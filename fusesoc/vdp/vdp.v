==> flow/design.v <==
module DIG_Register_BUS #(
    parameter Bits = 1
)
(
    input C,
    input en,
    input [(Bits - 1):0]D,
    output [(Bits - 1):0]Q
);
    reg [(Bits - 1):0] state = 'h0;
    assign Q = state;
    always @ (posedge C) begin
        if (en)
            state <= D;
   end
endmodule
module CompUnsigned #(
    parameter Bits = 1
)
(
    input [(Bits -1):0] a,
    input [(Bits -1):0] b,
    output \> ,
    output \= ,
    output \<
);
    assign \> = a > b;
    assign \= = a == b;
    assign \< = a < b;
endmodule
module equals_gen0 (
  input [11:0] A,
  input [11:0] B,
  output Q
);
  CompUnsigned #(
    .Bits(12)
  )
  CompUnsigned_i0 (
    .a( A ),
    .b( B ),
    .\= ( Q )
  );
endmodule
module DIG_Add
#(
    parameter Bits = 1
)
(
    input [(Bits-1):0] a,
    input [(Bits-1):0] b,
    input c_i,
    output [(Bits - 1):0] s,
    output c_o
);
   wire [Bits:0] temp;
   assign temp = a + b + c_i;
   assign s = temp [(Bits-1):0];
   assign c_o = temp[Bits];
endmodule
module plusone_gen0 (
  input [11:0] A,
  output [11:0] Y
);
  DIG_Add #(
    .Bits(12)
  )
  DIG_Add_i0 (
    .a( A ),
    .b( 12'b0 ),
    .c_i( 1'b1 ),
    .s( Y )
  );
endmodule
module Mux_2x1_NBits #(
    parameter Bits = 2
)
(
    input [0:0] sel,
    input [(Bits - 1):0] in_0,
    input [(Bits - 1):0] in_1,
    output reg [(Bits - 1):0] out
);
    always @ (*) begin
        case (sel)
            1'h0: out = in_0;
            1'h1: out = in_1;
            default:
                out = 'h0;
        endcase
    end
endmodule
module maxcounter_gen0 (
  input en,
  input C,
  input [11:0] max,
  input rst,
  output [11:0] Q,
  output ovf
);
  wire [11:0] s0;
  wire [11:0] Q_temp;
  wire [11:0] s1;
  wire s2;
  wire ovf_temp;
  DIG_Register_BUS #(
    .Bits(12)
  )
  DIG_Register_BUS_i0 (
    .D( s0 ),
    .C( C ),
    .en( en ),
    .Q( Q_temp )
  );
  equals_gen0 equals_gen0_i1 (
    .A( Q_temp ),
    .B( max ),
    .Q( ovf_temp )
  );
  assign s2 = (ovf_temp | rst);
  plusone_gen0 plusone_gen0_i2 (
    .A( Q_temp ),
    .Y( s1 )
  );
  Mux_2x1_NBits #(
    .Bits(12)
  )
  Mux_2x1_NBits_i3 (
    .sel( s2 ),
    .in_0( s1 ),
    .in_1( 12'b0 ),
    .out( s0 )
  );
  assign Q = Q_temp;
  assign ovf = ovf_temp;
endmodule
module scanxy (
  input C,
  input rst,
  input en,
  input [11:0] h_total,
  input [11:0] v_total,
  output [11:0] x,
  output [11:0] y,
  output line,
  output frame
);
  wire s0;
  wire line_temp;
  wire s1;
  maxcounter_gen0 maxcounter_gen0_i0 (
    .en( en ),
    .C( C ),
    .max( h_total ),
    .rst( rst ),
    .Q( x ),
    .ovf( s0 )
  );
  assign line_temp = (s0 & en);
  maxcounter_gen0 maxcounter_gen0_i1 (
    .en( line_temp ),
    .C( C ),
    .max( v_total ),
    .rst( rst ),
    .Q( y ),
    .ovf( s1 )
  );
  assign frame = (line_temp & s1);
  assign line = line_temp;
endmodule
module equals_gen1 (
  input [11:0] A,
  input [11:0] B,
  output Q
);
  CompUnsigned #(
    .Bits(12)
  )
  CompUnsigned_i0 (
    .a( A ),
    .b( B ),
    .\= ( Q )
  );
endmodule
module sync (
  input en,
  input [11:0] v,
  input [11:0] fp,
  input [11:0] sync,
  input [11:0] bp,
  output blank_bgn,
  output sync_bgn,
  output sync_end
);
  wire s0;
  wire s1;
  wire s2;
  equals_gen1 equals_gen1_i0 (
    .A( v ),
    .B( fp ),
    .Q( s0 )
  );
  equals_gen1 equals_gen1_i1 (
    .A( v ),
    .B( sync ),
    .Q( s1 )
  );
  equals_gen1 equals_gen1_i2 (
    .A( v ),
    .B( bp ),
    .Q( s2 )
  );
  assign blank_bgn = (en & s0);
  assign sync_bgn = (en & s1);
  assign sync_end = (en & s2);
endmodule
module DIG_D_FF_1bit
#(
    parameter Default = 0
)
(
   input D,
   input C,
   output Q,
   output \~Q
);
    reg state;
    assign Q = state;
    assign \~Q = ~state;
    always @ (posedge C) begin
        state <= D;
    end
    initial begin
        state = Default;
    end
endmodule
module rsff (
  input S,
  input C,
  input R,
  output Q,
  output \~Q 
);
  wire Q_temp;
  wire s0;
  assign s0 = ((Q_temp | S) & ~ R);
  DIG_D_FF_1bit #(
    .Default(0)
  )
  DIG_D_FF_1bit_i0 (
    .D( s0 ),
    .C( C ),
    .Q( Q_temp ),
    .\~Q ( \~Q  )
  );
  assign Q = Q_temp;
endmodule
module Mux_2x1
(
    input [0:0] sel,
    input in_0,
    input in_1,
    output reg out
);
    always @ (*) begin
        case (sel)
            1'h0: out = in_0;
            1'h1: out = in_1;
            default:
                out = 'h0;
        endcase
    end
endmodule
module syncstate (
  input blank_end,
  input blank_bgn,
  input sync_bgn,
  input sync_end,
  input neg,
  input clk,
  input rst,
  output blank,
  output sync
);
  wire s0;
  wire s1;
  wire s2;
  wire s3;
  assign s0 = (blank_end | rst);
  assign s1 = (sync_end | rst);
  rsff rsff_i0 (
    .S( blank_bgn ),
    .C( clk ),
    .R( s0 ),
    .Q( blank )
  );
  rsff rsff_i1 (
    .S( sync_bgn ),
    .C( clk ),
    .R( s1 ),
    .Q( s2 ),
    .\~Q ( s3 )
  );
  Mux_2x1 Mux_2x1_i2 (
    .sel( neg ),
    .in_0( s2 ),
    .in_1( s3 ),
    .out( sync )
  );
endmodule
module vgasync (
  input [11:0] x_i,
  input [11:0] y_i,
  input line_i,
  input frame_i,
  input [11:0] h_fp,
  input [11:0] h_sync,
  input [11:0] h_bp,
  input h_neg,
  input [11:0] v_fp,
  input [11:0] v_sync,
  input [11:0] v_bp,
  input v_neg,
  input clk,
  input rst,
  output [11:0] x_o,
  output [11:0] y_o,
  output line_o,
  output frame_o,
  output hsync,
  output vsync,
  output en_disp
);
  wire s0;
  wire s1;
  wire s2;
  wire s3;
  wire s4;
  wire s5;
  wire s6;
  wire s7;
  sync sync_i0 (
    .en( 1'b1 ),
    .v( x_i ),
    .fp( h_fp ),
    .sync( h_sync ),
    .bp( h_bp ),
    .blank_bgn( s2 ),
    .sync_bgn( s3 ),
    .sync_end( s4 )
  );
  sync sync_i1 (
    .en( line_i ),
    .v( y_i ),
    .fp( v_fp ),
    .sync( v_sync ),
    .bp( v_bp ),
    .blank_bgn( s5 ),
    .sync_bgn( s6 ),
    .sync_end( s7 )
  );
  syncstate syncstate_i2 (
    .blank_end( line_i ),
    .blank_bgn( s2 ),
    .sync_bgn( s3 ),
    .sync_end( s4 ),
    .neg( h_neg ),
    .clk( clk ),
    .rst( rst ),
    .blank( s0 ),
    .sync( hsync )
  );
  syncstate syncstate_i3 (
    .blank_end( frame_i ),
    .blank_bgn( s5 ),
    .sync_bgn( s6 ),
    .sync_end( s7 ),
    .neg( v_neg ),
    .clk( clk ),
    .rst( rst ),
    .blank( s1 ),
    .sync( vsync )
  );
  assign en_disp = ~ (s0 | s1);
  assign x_o = x_i;
  assign y_o = y_i;
  assign line_o = line_i;
  assign frame_o = frame_i;
endmodule
module draw (
  input [11:0] x_i,
  input [11:0] y_i,
  input hsync_i,
  input vsync_i,
  input en_disp_i,
  input line,
  input frame,
  input clk,
  input rst,
  output [11:0] x_o,
  output [11:0] y_o,
  output hsync_o,
  output vsync_o,
  output en_disp_o
);
  assign x_o = x_i;
  assign y_o = y_i;
  assign hsync_o = hsync_i;
  assign vsync_o = vsync_i;
  assign en_disp_o = en_disp_i;
endmodule
module DIG_D_FF_Nbit
#(
    parameter Bits = 2,
    parameter Default = 0
)
(
   input [(Bits-1):0] D,
   input C,
   output [(Bits-1):0] Q,
   output [(Bits-1):0] \~Q
);
    reg [(Bits-1):0] state;
    assign Q = state;
    assign \~Q = ~state;
    always @ (posedge C) begin
        state <= D;
    end
    initial begin
        state = Default;
    end
endmodule
module pipelineregs_gen0 (
  input [11:0] D_0,
  input [11:0] D_1,
  input D_2,
  input D_3,
  input D_4,
  input clk,
  output [11:0] Q_0,
  output [11:0] Q_1,
  output Q_2,
  output Q_3,
  output Q_4
);
  DIG_D_FF_Nbit #(
    .Bits(12),
    .Default(0)
  )
  DIG_D_FF_Nbit_i0 (
    .D( D_0 ),
    .C( clk ),
    .Q( Q_0 )
  );
  DIG_D_FF_Nbit #(
    .Bits(12),
    .Default(0)
  )
  DIG_D_FF_Nbit_i1 (
    .D( D_1 ),
    .C( clk ),
    .Q( Q_1 )
  );
  DIG_D_FF_1bit #(
    .Default(0)
  )
  DIG_D_FF_1bit_i2 (
    .D( D_2 ),
    .C( clk ),
    .Q( Q_2 )
  );
  DIG_D_FF_1bit #(
    .Default(0)
  )
  DIG_D_FF_1bit_i3 (
    .D( D_3 ),
    .C( clk ),
    .Q( Q_3 )
  );
  DIG_D_FF_1bit #(
    .Default(0)
  )
  DIG_D_FF_1bit_i4 (
    .D( D_4 ),
    .C( clk ),
    .Q( Q_4 )
  );
endmodule
module pixel2colour (
  input [11:0] x_i,
  input [11:0] y_i,
  input hsync_i,
  input vsync_i,
  input en_disp_i,
  input clk,
  input rst,
  output [11:0] x_o,
  output [11:0] y_o,
  output [7:0] r,
  output [7:0] g,
  output [7:0] b,
  output hsync_o,
  output vsync_o,
  output en_disp_o
);
  wire en_disp_o_temp;
  wire [8:0] s0;
  wire [23:0] s1;
  wire [7:0] s2;
  wire [7:0] s3;
  wire [7:0] s4;
  pipelineregs_gen0 pipelineregs_gen0_i0 (
    .D_0( x_i ),
    .D_1( y_i ),
    .D_2( hsync_i ),
    .D_3( vsync_i ),
    .D_4( en_disp_i ),
    .clk( clk ),
    .Q_0( x_o ),
    .Q_1( y_o ),
    .Q_2( hsync_o ),
    .Q_3( vsync_o ),
    .Q_4( en_disp_o_temp )
  );
  assign s0 = x_i[8:0];
  palettebram palettebram_i1 (
    .pixel( s0 ),
    .pal_we( 1'b0 ),
    .pal_adr( 10'b0 ),
    .pal_dat( 16'b0 ),
    .clk( clk ),
    .rst( rst ),
    .colour( s1 )
  );
  assign s4 = s1[7:0];
  assign s3 = s1[15:8];
  assign s2 = s1[23:16];
  Mux_2x1_NBits #(
    .Bits(8)
  )
  Mux_2x1_NBits_i2 (
    .sel( en_disp_o_temp ),
    .in_0( 8'b0 ),
    .in_1( s2 ),
    .out( r )
  );
  Mux_2x1_NBits #(
    .Bits(8)
  )
  Mux_2x1_NBits_i3 (
    .sel( en_disp_o_temp ),
    .in_0( 8'b0 ),
    .in_1( s3 ),
    .out( g )
  );
  Mux_2x1_NBits #(
    .Bits(8)
  )
  Mux_2x1_NBits_i4 (
    .sel( en_disp_o_temp ),
    .in_0( 8'b0 ),
    .in_1( s4 ),
    .out( b )
  );
  assign en_disp_o = en_disp_o_temp;
endmodule
module scanout (
  input [11:0] x_i,
  input [11:0] y_i,
  input hsync_i,
  input vsync_i,
  input en_disp_i,
  input clk,
  input rst,
  output [11:0] x_o,
  output [11:0] y_o,
  output [7:0] r,
  output [7:0] g,
  output [7:0] b,
  output hsync_o,
  output vsync_o,
  output en_disp_o
);
  pixel2colour pixel2colour_i0 (
    .x_i( x_i ),
    .y_i( y_i ),
    .hsync_i( hsync_i ),
    .vsync_i( vsync_i ),
    .en_disp_i( en_disp_i ),
    .clk( clk ),
    .rst( rst ),
    .x_o( x_o ),
    .y_o( y_o ),
    .r( r ),
    .g( g ),
    .b( b ),
    .hsync_o( hsync_o ),
    .vsync_o( vsync_o ),
    .en_disp_o( en_disp_o )
  );
endmodule
module engine (
  input [11:0] x_i,
  input [11:0] y_i,
  input line,
  input frame,
  input hsync_i,
  input vsync_i,
  input en_disp_i,
  input clk,
  input rst,
  output [11:0] x_o,
  output [11:0] y_o,
  output [7:0] r,
  output [7:0] g,
  output [7:0] b,
  output hsync_o,
  output vsync_o,
  output en_disp_o
);
  wire [11:0] s0;
  wire [11:0] s1;
  wire s2;
  wire s3;
  wire s4;
  draw draw_i0 (
    .x_i( x_i ),
    .y_i( y_i ),
    .hsync_i( hsync_i ),
    .vsync_i( vsync_i ),
    .en_disp_i( en_disp_i ),
    .line( line ),
    .frame( frame ),
    .clk( clk ),
    .rst( rst ),
    .x_o( s0 ),
    .y_o( s1 ),
    .hsync_o( s2 ),
    .vsync_o( s3 ),
    .en_disp_o( s4 )
  );
  scanout scanout_i1 (
    .x_i( s0 ),
    .y_i( s1 ),
    .hsync_i( s2 ),
    .vsync_i( s3 ),
    .en_disp_i( s4 ),
    .clk( clk ),
    .rst( rst ),
    .x_o( x_o ),
    .y_o( y_o ),
    .r( r ),
    .g( g ),
    .b( b ),
    .hsync_o( hsync_o ),
    .vsync_o( vsync_o ),
    .en_disp_o( en_disp_o )
  );
endmodule
module vdp (
  input clk,
  input rst,
  input [11:0] h_fp,
  input [11:0] h_sync,
  input [11:0] h_bp,
  input [11:0] h_total,
  input h_neg,
  input [11:0] v_fp,
  input [11:0] v_sync,
  input [11:0] v_bp,
  input [11:0] v_total,
  input v_neg,
  output [7:0] r,
  output [7:0] g,
  output [7:0] b,
  output hsync,
  output vsync,
  output en_disp,
  output [11:0] x,
  output [11:0] y
);
  wire [11:0] s0;
  wire [11:0] s1;
  wire s2;
  wire s3;
  wire [11:0] s4;
  wire [11:0] s5;
  wire s6;
  wire s7;
  wire s8;
  wire s9;
  wire s10;
  scanxy scanxy_i0 (
    .C( clk ),
    .rst( rst ),
    .en( 1'b1 ),
    .h_total( h_total ),
    .v_total( v_total ),
    .x( s0 ),
    .y( s1 ),
    .line( s2 ),
    .frame( s3 )
  );
  vgasync vgasync_i1 (
    .x_i( s0 ),
    .y_i( s1 ),
    .line_i( s2 ),
    .frame_i( s3 ),
    .h_fp( h_fp ),
    .h_sync( h_sync ),
    .h_bp( h_bp ),
    .h_neg( h_neg ),
    .v_fp( v_fp ),
    .v_sync( v_sync ),
    .v_bp( v_bp ),
    .v_neg( v_neg ),
    .clk( clk ),
    .rst( rst ),
    .x_o( s4 ),
    .y_o( s5 ),
    .line_o( s6 ),
    .frame_o( s7 ),
    .hsync( s8 ),
    .vsync( s9 ),
    .en_disp( s10 )
  );
  engine engine_i2 (
    .x_i( s4 ),
    .y_i( s5 ),
    .line( s6 ),
    .frame( s7 ),
    .hsync_i( s8 ),
    .vsync_i( s9 ),
    .en_disp_i( s10 ),
    .clk( clk ),
    .rst( rst ),
    .x_o( x ),
    .y_o( y ),
    .r( r ),
    .g( g ),
    .b( b ),
    .hsync_o( hsync ),
    .vsync_o( vsync ),
    .en_disp_o( en_disp )
  );
endmodule
# From RTL to reports: scanxy
# The steps from the RTL of scanxy to its reports follow in flow order.
# Line numbers count from 1 in the design file above.
# Operators carry their Yosys type and port widths (W data, S select, Z words).
# The mark n/a stands for no value.
[setup]
design = "scanxy"
clock_port = "C"
lib = "sky130hd"
corner = "tt_025C_1v80"

# Word level
# Source: Yosys, flattened and elaborated, memories not mapped. Widths are those after wreduce. Registers that Yosys merges into a memory's read port (data or address) are not register bits. Print and check cells do not count. Equal cells are merged and count once.
[bits]
clocked_rd_ports_x_width = 0
ram_bits = 0
output_inout_bits = 26
latchBits = 0
n_memories = 0
wordCells = 14
register_bits = 24
rom_bits = 0
[op_classes]
reduce_and_logical = 0
cmp = 0
n_addsub = 2
equal = 2
n_mux = 2
n_logic = 6
mul = 0
div_mod_pow = 0
shift = 0
[op_table]
columns = ["op", "count"]
rows = [
  ["$pmux W12 S2", 2],
  ["$add A12 B1 Y12 const B", 2],
  ["$eq A12 B12 Y1", 2],
  ["$and A1 B1 Y1", 2],
  ["$or A1 B1 Y1", 2],
  ["$not A1 Y1", 2],
]

# Depth
# Longest topological path by Yosys (ltp), each cell counted once; first at word level (registers and memories cut), then after technology mapping (sequential cells cut; the memories' decode and read muxes count).
[depth]
word_depth = 4
abc_area = 0
depth_mapped = 6
depth_no_buf = 5

# Netlist
# Yosys stat after the flow's synthesis: flattened, memories mapped to cells. It holds for the ABC_AREA given above (unset counts as 0); a run with the other value may have another netlist.
# Totals and module areas in this step are rounded.
[synth_totals]
ff_cells = 24
mapped_area_um2 = 1510
seqArea_um2 = 721
mapped_cells = 145
[types]
columns = ["cell_type", "count", "type_area_um2"]
rows = [
  ["sky130_fd_sc_hd__edfxtp_1", 24, 720.691],
  ["sky130_fd_sc_hd__xor2_1", 28, 245.235],
  ["sky130_fd_sc_hd__xnor2_1", 16, 140.134],
  ["sky130_fd_sc_hd__nor2_1", 29, 108.854],
  ["sky130_fd_sc_hd__nand3_1", 10, 50.048],
  ["sky130_fd_sc_hd__nor4_1", 6, 37.536],
  ["sky130_fd_sc_hd__nor3_1", 6, 30.029],
  ["sky130_fd_sc_hd__ha_1", 2, 25.024],
  ["sky130_fd_sc_hd__nor4_2", 2, 25.024],
  ["sky130_fd_sc_hd__inv_1", 5, 18.768],
  ["sky130_fd_sc_hd__nand2_1", 5, 18.768],
  ["sky130_fd_sc_hd__a31o_2", 2, 17.517],
  ["sky130_fd_sc_hd__and4_1", 2, 17.517],
  ["sky130_fd_sc_hd__buf_4", 2, 15.014],
  ["sky130_fd_sc_hd__nand4_1", 2, 12.512],
  ["sky130_fd_sc_hd__buf_6", 1, 11.261],
  ["sky130_fd_sc_hd__and3_1", 1, 6.256],
  ["sky130_fd_sc_hd__buf_2", 1, 5.005],
  ["sky130_fd_sc_hd__clkbuf_2", 1, 5.005],
]
# The figures by module come from a second, unflattened synthesis with its own total; it is not the netlist above.
[hier_totals]
cells_unflattened = 314
hier_area_um2 = 3060
# Rows give one instance, submodules left out.
[modules]
columns = ["module", "mod_area_um2", "instances", "seq_area_um2", "cells"]
rows = [
  ["DIG_Add (Bits=12)", 653, 2, 0.0, 83],
  ["DIG_Register_BUS (Bits=12)", 360, 2, 360, 12],
  ["CompUnsigned (Bits=12)", 308, 2, 0.0, 44],
  ["Mux_2x1_NBits (Bits=12)", 184, 2, 0.0, 13],
  ["maxcounter_gen0", 10.0, 2, 0.0, 2],
  ["plusone_gen0", 7.5, 2, 0.0, 2],
  ["scanxy", 12.5, 1, 0.0, 2],
  ["equals_gen0", 0.0, 2, 0.0, 0],
]

# Timing after synthesis
# Source: OpenSTA report_checks on the synthesized netlist (no wires, ideal clock, input and output delay 20% of the period each), path of least setup slack; recovery checks are left aside. Register names are those of the netlist, which keeps one name where synthesis merged equal registers.
[synth_timing]
kind = "register to output"
startpoint = "register maxcounter_gen0_i0.DIG_Register_BUS_i0.state[2]"
endpoint = "output frame"
t_required_ps = 2248
path_delay_ps = 1881
n_path_buf = 1
path_stages = 6
clock_period_ps = 2810
path_slack_ps = 367
t_arrival_ps = 1881
period_less_setup_slack_ps = 2443
# "path_delay_ps" is the arrival time less input delay plus setup time.
# At an output port there is no setup time.
# "path_stages": output pins that drive a net of the path, with the launching flip-flop's if there is one; two outputs of one cell count as two.
# "period_less_setup_slack_ps" = period - worst setup slack (recovery checks aside). The figure is calculated, with input and output delays left at 20% of the set period.
# The rows between start and end are the longest chain of elaborated cells between them; the timing report does not say that the signal goes this way. Where chains are equally long, one stands for them.
# A line is the first line of the expression or statement that the cell stems from. Yosys adds cells for indexed reads and writes and turns some case tables into memories.
[synth_between]
path_cell_list = "sky130_fd_sc_hd__edfxtp_1 -> sky130_fd_sc_hd__buf_6 -> sky130_fd_sc_hd__xor2_1 -> sky130_fd_sc_hd__nor4_2 -> sky130_fd_sc_hd__and4_1 -> sky130_fd_sc_hd__and4_1"
elab_chain_len = 3
cells_between = 3
lines_between = 3
cone_classes = "eq/ne: 1; logic: 2"
[synth_lines]
columns = ["element", "line_no", "text"]
rows = [
  ["from (decl)", 10, "reg [(Bits - 1):0] state = 'h0;"],
  ["from (assign)", 14, "state <= D;"],
  ["$eq A12 B12 Y1", 28, "assign \\= = a == b;"],
  ["$and A1 B1 Y1", 159, "assign line_temp = (s0 & en);"],
  ["$and A1 B1 Y1", 168, "assign frame = (line_temp & s1);"],
  ["to (decl)", 146, "output frame"],
]
# Nets of the timed path that keep an RTL name, with a line that drives or declares them; the list need not be complete.
[synth_nets]
columns = ["signal", "line_no"]
rows = [
  ["line", 159],
]

# Worst path after layout
# Path of least setup slack in the final report of entry A (OpenROAD, finished layout, wires in). Where an end is a register, its clock arrival counts in the times.
# The report prints the path's times to 10 ps; the period is as set.
[layout_timing]
kind = "input to output"
startpoint = "input h_total[10]"
endpoint = "output frame"
path_stages = 7
t_arrival_ps = 1950
clock_period_ps = 1490
n_path_buf = 3
in_delay_ps = 300
path_slack_ps = -750
t_required_ps = 1190
# The rows between start and end are the longest chain of elaborated cells between them; the timing report does not say that the signal goes this way. Where chains are equally long, one stands for them.
[layout_between]
path_cell_list = "sky130_fd_sc_hd__clkdlybuf4s50_1 -> sky130_fd_sc_hd__xor2_1 -> sky130_fd_sc_hd__nor4_2 -> sky130_fd_sc_hd__and4_4 -> sky130_fd_sc_hd__buf_6 -> sky130_fd_sc_hd__and4_4 -> sky130_fd_sc_hd__buf_6"
elab_chain_len = 3
cells_between = 3
lines_between = 3
cone_classes = "eq/ne: 1; logic: 2"
[layout_lines]
columns = ["element", "line_no", "text"]
rows = [
  ["from (decl)", 141, "input [11:0] h_total,"],
  ["$eq A12 B12 Y1", 28, "assign \\= = a == b;"],
  ["$and A1 B1 Y1", 159, "assign line_temp = (s0 & en);"],
  ["$and A1 B1 Y1", 168, "assign frame = (line_temp & s1);"],
  ["to (decl)", 146, "output frame"],
]

# Module scanxy, platform sky130hd: 2 stored runs of the flow (Yosys, OpenROAD) with differing settings, in no particular order. Input and output delays are each 20% of the period that was set; the output load is 0.01 pF.
# "clock_period_reached_ps" means the clock period less the worst setup slack. The figure is calculated, with input and output delays left at 20% of the set period.
# "worstPathTime_ps" means the part of the period allowed to the worst setup path (the constraints hold back 20% at inputs and 20% at outputs) less its slack; where the path has registers, the arrival times of their clocks count too.
# "totalPower_w" is the tool's figure for a default switching activity; nothing was simulated.
# "worstPathTime_ps" is known to 10 ps.
# The measured numbers are rounded.

[[run]]
name = "entry A"
[run.settings]
period_ns = 1.49
CORE_UTILIZATION = 21
SETUP_SLACK_MARGIN = -0.14
CORE_ASPECT_RATIO = 1.05
CELL_PAD_IN_SITES_DETAIL_PLACEMENT = 2
TNS_END_PERCENT = 75
ABC_AREA = 0
GPL_TIMING_DRIVEN = 0
CTS_CLUSTER_SIZE = 49
CAP_MARGIN = 0
MAX_ROUTING_LAYER = "met5"
CORE_MARGIN = 2
SLEW_MARGIN = 20
[run.results]
yosys_chip_area_um2 = 1510
design_die_area_um2 = 7890
final_stdcell_area_um2 = 2510
layout_utilization_frac = 0.362
timing.setup.ws_ps = -754
setup_tns_ps = -17200
timing.hold.ws_ps = 679
totalPower_w = 0.00151
clock_period_reached_ps = 2244
worstPathTime_ps = 1650
path_kind = "input to output"

[[run]]
name = "entry B"
[run.settings]
period_ns = 2.42
CORE_UTILIZATION = 20
SETUP_SLACK_MARGIN = 0.26
CELL_PAD_IN_SITES_DETAIL_PLACEMENT = 2
GPL_ROUTABILITY_DRIVEN = 0
MAX_ROUTING_LAYER = "met4"
CAP_MARGIN = 20
CORE_MARGIN = 2
SLEW_MARGIN = 20
[run.results]
yosys_chip_area_um2 = 1510
design_die_area_um2 = 8260
final_stdcell_area_um2 = 2400
layout_utilization_frac = 0.33
timing.setup.ws_ps = 64
setup_tns_ps = 0
timing.hold.ws_ps = 718
totalPower_w = 0.000913
clock_period_reached_ps = 2356
worstPathTime_ps = 1390
path_kind = "input to output"
